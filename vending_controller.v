==> flow/design.v <==
module adder #(parameter N = 4) (
    input  wire [N-1:0] A,
    input  wire [N-1:0] B,
    output wire [N-1:0] SUM,
    output wire CARRY_OUT
);
    wire [N:0] carry;
    assign carry[0] = 1'b0;
    genvar i;
    generate
        for (i = 0; i < N; i = i + 1) begin : gen_fulladder
            wire axb;
            xor x1(axb, A[i], B[i]);
            xor x2(SUM[i], axb, carry[i]);
            wire aandb, bandc, a_and_c;
            and g1(aandb, A[i], B[i]);
            and g2(bandc, B[i], carry[i]);
            and g3(a_and_c, A[i], carry[i]);
            or  g4(carry[i+1], aandb, bandc, a_and_c);
        end
    endgenerate
    assign CARRY_OUT = carry[N];
endmodule
module balance_reg (
    input  wire       clk,
    input  wire       reset,        
    input  wire       add_en,       
    input  wire [3:0] add_value,    
    input  wire       clear_en,     
    output reg  [3:0] balance
);
    wire [3:0] sum_next;
    wire carry_out_unused;
    adder u_adder (
        .A(balance),
        .B(add_value),
        .SUM(sum_next),
        .CARRY_OUT(carry_out_unused)
    );
    always @(posedge clk) begin
        if (reset) begin
            balance <= 4'd0;
        end else if (clear_en) begin
            balance <= 4'd0;
        end else if (add_en) begin
            balance <= sum_next;
        end else begin
            balance <= balance;
        end
    end
endmodule
module change_calc (
    input  wire [3:0] balance,
    input  wire [3:0] price,
    input  wire       refund_mode,  
    output wire [3:0] change
);
    wire [3:0] diff;
    wire borrow_out;
    subtractor u_sub (
        .A(balance),
        .B(price),
        .DIFF(diff),
        .BORROW_OUT(borrow_out)
    );
    wire ge = ~borrow_out;
    wire [3:0] vend_change;
    assign vend_change = ge ? diff : 4'd0;
    wire [ (2**1)*4 - 1 : 0 ] data_bus;
    assign data_bus = { balance, vend_change };  
    mux #(1,4) u_mux_change (
        .sel(refund_mode),
        .data(data_bus),
        .out(change)
    );
endmodule
module coin_decode (
    input  wire [1:0] coin,   
    output reg  [3:0] value
);
    always @* begin
        case (coin)
            2'b00: value = 4'd0;
            2'b01: value = 4'd1;
            2'b10: value = 4'd2;
            2'b11: value = 4'd5;
            default: value = 4'd0;
        endcase
    end
endmodule
module comparator #(parameter N = 4) (
    input  wire [N-1:0] A,
    input  wire [N-1:0] B,
    output wire [N-1:0] out
);
    wire eq;
    wire gt;
    assign eq = (A == B);
    assign gt = (A > B);
    generate
        if (N == 1) begin
            assign out = {  {N-1{1'b0}}, eq };
        end else begin
            assign out = { {N-2{1'b0}}, gt, eq };
        end
    endgenerate
endmodule
module decoder #(parameter N = 2) (
    input  wire [N-1:0] sel,
    output wire [(2**N)-1:0] out
);
    wire [N-1:0] sel_n;
    genvar i, j, k;
    generate
        for (i = 0; i < N; i = i + 1) begin : gen_inv
            not u_not(sel_n[i], sel[i]);
        end
    endgenerate
    generate
        for (i = 0; i < (2**N); i = i + 1) begin : gen_out
            wire [N-1:0] terms;
            for (j = 0; j < N; j = j + 1) begin : gen_terms
                if (((i >> j) & 1) == 1) begin
                    buf b_term(terms[j], sel[j]);
                end else begin
                    buf b_term_n(terms[j], sel_n[j]);
                end
            end
            if (N == 1) begin : gen_and1
                assign out[i] = terms[0];
            end else begin : gen_and_tree
                wire [N-1:0] and_stage;
                assign and_stage[0] = terms[0];
                for (k = 1; k < N; k = k + 1) begin : gen_andchain
                    and u_and(and_stage[k], and_stage[k-1], terms[k]);
                end
                assign out[i] = and_stage[N-1];
            end
        end
    endgenerate
endmodule
module mux #(parameter N = 2, parameter DATAW = 4) (
    input  wire [N-1:0] sel,
    input  wire [(2**N)*DATAW-1:0] data,
    output wire [DATAW-1:0] out
);
    wire [(2**N)-1:0] onehots;
    decoder #(N) dec(.sel(sel), .out(onehots));
    integer i, j;
    reg [DATAW-1:0] out_reg;
    always @(*) begin
        out_reg = {DATAW{1'b0}};
        for (i = 0; i < (2**N); i = i + 1) begin
            if (onehots[i]) begin
                out_reg = data[i*DATAW +: DATAW];
            end
        end
    end
    assign out = out_reg;
endmodule
module price_select (
    input  wire [1:0] select,
    output wire [3:0] price
);
    wire [3:0] p0 = 4'd5;
    wire [3:0] p1 = 4'd7;
    wire [3:0] p2 = 4'd10;
    wire [3:0] p3 = 4'd0;
    wire [(2**2)*4-1:0] data_bus;
    assign data_bus = { p3, p2, p1, p0 };  
    mux #(2,4) u_mux (
        .sel(select),
        .data(data_bus),
        .out(price)
    );
endmodule
module subtractor #(parameter N = 4) (
    input  wire [N-1:0] A,
    input  wire [N-1:0] B,
    output wire [N-1:0] DIFF,
    output wire BORROW_OUT
);
    wire [N-1:0] B_inv;
    genvar i;
    generate
        for (i = 0; i < N; i = i + 1) begin : gen_not
            not n(B_inv[i], B[i]);
        end
    endgenerate
    wire [N:0] carry;
    assign carry[0] = 1'b1; 
    generate
        for (i = 0; i < N; i = i + 1) begin : gen_fa
            wire axb;
            xor x1(axb, A[i], B_inv[i]);
            xor x2(DIFF[i], axb, carry[i]);
            wire aandb, bandc, a_and_c;
            and g1(aandb, A[i], B_inv[i]);
            and g2(bandc, B_inv[i], carry[i]);
            and g3(a_and_c, A[i], carry[i]);
            or  g4(carry[i+1], aandb, bandc, a_and_c);
        end
    endgenerate
    assign BORROW_OUT = ~carry[N];
endmodule
module vending_controller (
    input  wire       clk,
    input  wire       reset,
    input  wire [1:0] coin,      
    input  wire [1:0] select,    
    input  wire       cancel,
    output wire       dispense,
    output wire [3:0] change,    
    output wire [3:0] balance,   
    output wire       busy
);
    wire [3:0] price;
    wire [3:0] coin_value;
    wire add_en, clear_en, refund_mode;
    wire [3:0] change_calc_val;
    price_select u_price (.select(select), .price(price));
    coin_decode u_decode (.coin(coin), .value(coin_value));
    balance_reg u_balance (
        .clk(clk),
        .reset(reset),
        .add_en(add_en),
        .add_value(coin_value),
        .clear_en(clear_en),
        .balance(balance)
    );
    wire [3:0] cmp_out;
    comparator #(4) u_cmp (.A(balance), .B(price), .out(cmp_out));
    wire balance_ge_price;
    assign balance_ge_price = (cmp_out[1] | cmp_out[0]);  
    change_calc u_change (
        .balance(balance),
        .price(price),
        .refund_mode(refund_mode),
        .change(change_calc_val)
    );
    wire change_nonzero;
    assign change_nonzero = (cmp_out[1]);  
    vending_fsm u_fsm (
        .clk(clk),
        .reset(reset),
        .coin(coin),
        .cancel(cancel),
        .ge(balance_ge_price),
        .change_nonzero(change_nonzero),
        .add_en(add_en),
        .clear_en(clear_en),
        .refund_mode(refund_mode),
        .dispense(dispense),
        .busy(busy)
    );
    assign change = change_calc_val;
endmodule
module vending_fsm (
    input  wire       clk,
    input  wire       reset,         
    input  wire [1:0] coin,          
    input  wire       cancel,
    input  wire       ge,            
    input  wire       change_nonzero,
    output reg        add_en,        
    output reg        clear_en,      
    output reg        refund_mode,   
    output reg        dispense,      
    output reg        busy
);
    typedef enum reg [2:0] {
        IDLE            = 3'd0,
        ACCEPT_COINS    = 3'd1,
        CHECK_BALANCE   = 3'd2,
        DISPENSE        = 3'd3,
        RETURN_CHANGE   = 3'd4,
        CANCEL_STATE    = 3'd5
    } state_t;
    reg [2:0] state, next;
    wire coin_present = (coin != 2'b00);
    always @(posedge clk) begin
        if (reset) state <= IDLE;
        else state <= next;
    end
    always @* begin
        add_en = 1'b0;
        clear_en = 1'b0;
        refund_mode = 1'b0;
        dispense = 1'b0;
        busy = 1'b1;
        next = state;
        case (state)
        IDLE: begin
            busy = 1'b0;
            if (cancel) begin
                next = IDLE;
            end else if (coin_present) begin
                add_en = 1'b1;
                next = CHECK_BALANCE;
            end else begin
                next = IDLE;
            end
        end
        ACCEPT_COINS: begin
            if (cancel) next = CANCEL_STATE;
            else if (coin_present) begin
                add_en = 1'b1;
                next = CHECK_BALANCE;
            end else next = ACCEPT_COINS;
        end
        CHECK_BALANCE: begin
            if (cancel) next = CANCEL_STATE;
            else if (ge) next = DISPENSE;
            else next = ACCEPT_COINS;
        end
        DISPENSE: begin
            dispense = 1'b1;
            if (change_nonzero) begin
                refund_mode = 1'b0;  
                next = RETURN_CHANGE;
            end else begin
                clear_en = 1'b1;  
                next = IDLE;
            end
        end
        RETURN_CHANGE: begin
            clear_en = 1'b1;
            next = IDLE;
        end
        CANCEL_STATE: begin
            refund_mode = 1'b1;
            clear_en = 1'b1;
            next = IDLE;
        end
        default: next = IDLE;
        endcase
    end
endmodule
Tool chain data of vending_controller
Tool output for the design above, in the order of the flow.
Line numbers count from 1 in the design file above.
Cell names lack the library's common part.
{ "design": {"design": "vending_controller", "clk_port": "clk", "cell_library": "sky130hd", "lib_corner": "tt_025C_1v80"} }

Word-level counts
Counts by Yosys on the flattened word-level netlist (proc, flatten, opt, wreduce; memories kept). Register bits leave out memories and registers merged into their read ports (data or address); mux counts leave out enables and synchronous resets folded into registers. Print and check cells are left out. Cells with the same type and inputs are merged into one.
{ "op_classes": {"n_logic": 55, "div": 0, "n_addsub": 0, "reduce_and_logical": 6, "n_cmp": 1, "muxes": 23, "eq_ne": 9, "multipliers": 0, "shifts": 0} }
{ "op_table": {"columns": ["op", "n"], "rows": [
  ["1-bit AND", 21],
  ["4-bit two-way mux", 5],
  ["4-bit case mux with 4-bit select", 1],
  ["3-bit two-way mux", 5],
  ["1-bit XOR", 14],
  ["1-bit bitwise OR", 13],
  ["3-bit case mux with 4-bit select", 1],
  ["1-bit inverter", 7],
  ["1-bit two-way mux", 7],
  ["2-bit OR reduction", 3],
  ["3-bit by 2-bit == test with 1-bit output (second input constant)", 2],
  ["3-bit == test (second input constant)", 2],
  ["2-bit two-way mux", 3],
  ["2-bit == test (second input constant)", 2],
  ["4-bit greater-than comparator", 1],
  ["4-bit == test", 1],
  ["3-bit by 1-bit == test with 1-bit output (second input constant)", 1],
  ["3-bit zero test", 1],
  ["2-bit by 1-bit == test with 1-bit output (second input constant)", 1],
  ["2-bit zero test", 1],
  ["2-bit nonzero test", 1],
  ["1-bit case mux with 2-bit select", 1]
]} }
{ "word_totals": {"register_bits": 7, "n_memories": 0, "in_bits": 7, "clocked_rd_ports_x_width": 0, "latch_bits": 0, "out_inout_bits": 10, "mem_bits_rw": 0, "wordCells": 96, "romBits": 0} }

Longest topological paths
Depth = most cells in a row (Yosys ltp): at word level without a register or memory, in the mapped netlist without a sequential cell, where the memories' decode and read muxes count.
{ "logic_depth": {"ltp_word": 21, "abc_area": 0, "depth_mapped": 12, "depth_no_buf": 12} }

Netlist
Yosys stat after the flow's synthesis: flattened, memories mapped to cells. It holds for the ABC_AREA given above (unset counts as 0); a run with the other value may have another netlist.
{ "by_type": {"columns": ["cell_type", "n", "type_area_um2"], "rows": [
  ["dfxtp_1", 10, 200.192],
  ["ha_1", 9, 112.608],
  ["fa_1", 5, 100.096],
  ["inv_1", 13, 48.797],
  ["a2111oi_2", 2, 30.029],
  ["o21ai_0", 6, 30.029],
  ["nand2_1", 7, 26.275],
  ["a211oi_1", 3, 22.522],
  ["nor2_1", 6, 22.522],
  ["o31ai_1", 3, 22.522],
  ["buf_4", 2, 15.014],
  ["a211oi_2", 1, 12.512],
  ["nand2b_1", 2, 12.512],
  ["or2_2", 2, 12.512],
  ["a2111o_1", 1, 11.261],
  ["o21bai_2", 1, 11.261],
  ["or4_4", 1, 11.261],
  ["a21oi_1", 2, 10.01]
]} }
Other cell types: 12; their cells: 14.
{ "mapped": {"yosys_area_um2": 807.0, "ff_cells": 10, "mapped_cells": 90, "seq_area_um2": 200.2, "buf_cells": 4} }
The figures by module come from a second, unflattened synthesis with its own total; it is not the netlist above.
{ "hier_totals": {"cells_unflattened": 124, "hier_area_um2": 996.0} }
Rows give one instance, submodules left out.
{ "by_module": {"columns": ["module", "n_inst", "n_cells", "mod_area_um2", "seq_area_um2"], "rows": [
  ["vending_fsm", 1, 23, 227.7, 120.1],
  ["balance_reg", 1, 13, 145.1, 80.1],
  ["comparator #(N=4)", 1, 18, 142.6, 0.0],
  ["mux", 1, 20, 116.4, 0.0],
  ["subtractor", 1, 12, 102.6, 0.0],
  ["adder", 1, 10, 98.8, 0.0],
  ["mux", 1, 9, 51.3, 0.0],
  ["coin_decode", 1, 5, 27.5, 0.0],
  ["decoder #(N=2)", 1, 4, 26.3, 0.0],
  ["change_calc", 1, 4, 25.0, 0.0],
  ["decoder #(N=1)", 1, 3, 18.8, 0.0],
  ["price_select", 1, 2, 7.5, 0.0],
  ["vending_controller", 1, 1, 6.3, 0.0]
]} }

Timing after synthesis
OpenSTA on the mapped netlist: ideal clock, no wires. The path of least setup slack (recovery checks aside). Input and output delay are each 20% of the period. Register names are those of the netlist, which keeps one name where synthesis merged equal registers.
{ "synth_timing": {"path_kind": "input to output", "startpoint": "input select[0]", "endpoint": "output change[3]", "output_delay_ns": 0.844, "launch_ns": 0.844, "setup_slack_ns": 0.193, "path_delay_ns": 2.339, "path_stages": 12, "tclk_ns": 4.22, "t_required_ns": 3.376, "input_delay_ns": 0.844, "path_buffers": 0, "t_arrival_ns": 3.183, "synth_period_reached_ns": 4.027} }
"path_delay_ns" is the arrival time less input delay plus setup time.
At an output port there is no setup time.
"path_stages" counts driving pins, that of a launching flip-flop among them; a cell with two outputs on the path counts twice.
"synth_period_reached_ns" = period - worst setup slack (recovery checks aside). The figure is calculated, with input and output delays left at 20% of the set period.
The rows between start and end are the longest chain of elaborated cells between them; the timing report does not say that the signal goes this way. Where chains are equally long, one stands for them.
A line is the first line of the expression or statement that the cell stems from. Yosys adds cells for indexed reads and writes and turns some case tables into memories.
{ "synth_via": {"path_cell_list": "inv_1 -> ha_1 -> nor2_1 -> o21ai_0 -> inv_1 -> ha_1 -> inv_1 -> fa_1 -> fa_1 -> inv_1 -> fa_1 -> o31ai_1", "elab_chain_cells": 21, "cone_cells": 35, "cone_lines": 11, "cone_classes": "mux: 6; logic: 29"} }
{ "synth_lines": {"columns": ["element", "line_no", "text"], "rows": [
  ["start, declared", 210, "input  wire [1:0] select,"],
  ["1-bit inverter", 116, "not u_not(sel_n[i], sel[i]);"],
  ["1-bit AND", 135, "and u_and(and_stage[k], and_stage[k-1], terms[k]);"],
  ["3-bit two-way mux", 154, "if (onehots[i]) begin"],
  ["4-bit two-way mux (3 in a row)", 154, null],
  ["1-bit inverter", 187, "not n(B_inv[i], B[i]);"],
  ["1-bit AND", 198, "and g1(aandb, A[i], B_inv[i]);"],
  ["1-bit bitwise OR (2 in a row)", 201, "or  g4(carry[i+1], aandb, bandc, a_and_c);"],
  ["1-bit AND", 199, "and g2(bandc, B_inv[i], carry[i]);"],
  ["1-bit bitwise OR (2 in a row)", 201, null],
  ["1-bit AND", 199, null],
  ["1-bit bitwise OR (2 in a row)", 201, null],
  ["1-bit AND", 199, null],
  ["1-bit bitwise OR (2 in a row)", 201, null],
  ["4-bit two-way mux", 68, "assign vend_change = ge ? diff : 4'd0;"],
  ["4-bit two-way mux", 154, null],
  ["end, declared", 213, "output wire [3:0] change,"]
]} }

Timing after layout
Path of least setup slack in the final report of record 1 (OpenROAD, finished layout, wires in). Where an end is a register, its clock arrival counts in the times.
{ "layout_timing": {"path_kind": "input to output", "startpoint": "input select[1]", "endpoint": "output change[0]", "t_required_ns": 4.45, "tclk_ns": 5.56, "launch_ns": 1.11, "t_arrival_ns": 4.11, "input_delay_ns": 1.11, "path_buffers": 2, "path_stages": 13, "output_delay_ns": 1.11, "setup_slack_ns": 0.34} }
The rows between start and end are the longest chain of elaborated cells between them; the timing report does not say that the signal goes this way. Where chains are equally long, one stands for them.
{ "layout_via": {"path_cell_list": "clkdlybuf4s50_1 -> inv_1 -> ha_1 -> o21ai_0 -> inv_1 -> ha_1 -> inv_1 -> fa_1 -> fa_1 -> inv_1 -> fa_1 -> o31ai_1 -> clkdlybuf4s50_1", "elab_chain_cells": 21, "cone_cells": 35, "cone_lines": 10, "cone_classes": "mux: 6; logic: 29"} }
{ "layout_lines": {"columns": ["element", "line_no", "text"], "rows": [
  ["start, declared", 210, "input  wire [1:0] select,"],
  ["1-bit inverter", 116, "not u_not(sel_n[i], sel[i]);"],
  ["1-bit AND", 135, "and u_and(and_stage[k], and_stage[k-1], terms[k]);"],
  ["3-bit two-way mux", 154, "if (onehots[i]) begin"],
  ["4-bit two-way mux (3 in a row)", 154, null],
  ["1-bit inverter", 187, "not n(B_inv[i], B[i]);"],
  ["1-bit AND", 198, "and g1(aandb, A[i], B_inv[i]);"],
  ["1-bit bitwise OR (2 in a row)", 201, "or  g4(carry[i+1], aandb, bandc, a_and_c);"],
  ["1-bit AND", 199, "and g2(bandc, B_inv[i], carry[i]);"],
  ["1-bit bitwise OR (2 in a row)", 201, null],
  ["1-bit AND", 199, null],
  ["1-bit bitwise OR (2 in a row)", 201, null],
  ["1-bit AND", 199, null],
  ["1-bit bitwise OR (2 in a row)", 201, null],
  ["4-bit two-way mux", 68, "assign vend_change = ge ? diff : 4'd0;"],
  ["4-bit two-way mux", 154, null],
  ["end, declared", 213, "output wire [3:0] change,"]
]} }

Data sheet: physical implementation of vending_controller

Stored flow runs of vending_controller (2 of them; Yosys, OpenROAD, sky130hd). They differ in their settings and are not a sequence. Constraints: input delay and output delay 20% of the set period each, output load 0.01 pF.
"achieved clock period (ns)" means the clock period less the worst setup slack. The figure is calculated, with input and output delays left at 20% of the set period.
"worst setup path time (ns)" = time allowed to the worst setup path (clock period - input delay - output delay, where it has them) - its slack; a late launch clock adds to it, a late capture clock takes from it.
By "finish__power__total" is meant OpenSTA's value without simulated activity: inputs other than the clock are taken to toggle once in ten clock periods, and the tool carries that through the logic.

settings of record 1
{
  "period_ns": 5.56,
  "CORE_UTILIZATION": 21,
  "PLACE_DENSITY_LB_ADDON": 0.25,
  "CORE_ASPECT_RATIO": 0.87,
  "CELL_PAD_IN_SITES_GLOBAL_PLACEMENT": 3,
  "ABC_AREA": 0,
  "MIN_ROUTING_LAYER": "met2",
  "CAP_MARGIN": 20,
  "CORE_MARGIN": 2,
  "SLEW_MARGIN": 20
}
report of record 1
yosys chip area after synthesis (um^2): 807.0
finish__design__die__area: 4355.8
finish__design__instance__utilization: 0.2990
finish__timing__setup__ws: 0.342
finish__timing__hold__ws: 0.454
finish__power__total: 2.529e-04
achieved clock period (ns): 5.218
worst setup path time (ns): 2.99
worst setup path kind: input to output

settings of record 2
{
  "period_ns": 4.89,
  "CORE_UTILIZATION": 56,
  "PLACE_DENSITY_LB_ADDON": 0.17,
  "CORE_ASPECT_RATIO": 1.15,
  "CORE_MARGIN": 2,
  "TNS_END_PERCENT": 25,
  "ABC_AREA": 0,
  "GPL_ROUTABILITY_DRIVEN": 1,
  "CTS_CLUSTER_SIZE": 23,
  "CTS_CLUSTER_DIAMETER": 233,
  "MIN_ROUTING_LAYER": "met1",
  "MAX_ROUTING_LAYER": "met4",
  "CAP_MARGIN": 20,
  "SLEW_MARGIN": 20
}
report of record 2
yosys chip area after synthesis (um^2): 807.0
finish__design__die__area: 1761.6
finish__design__instance__utilization: 0.7829
finish__timing__setup__ws: 0.025
finish__timing__hold__ws: 0.459
finish__power__total: 2.653e-04
achieved clock period (ns): 4.865
worst setup path time (ns): 2.91
worst setup path kind: input to output
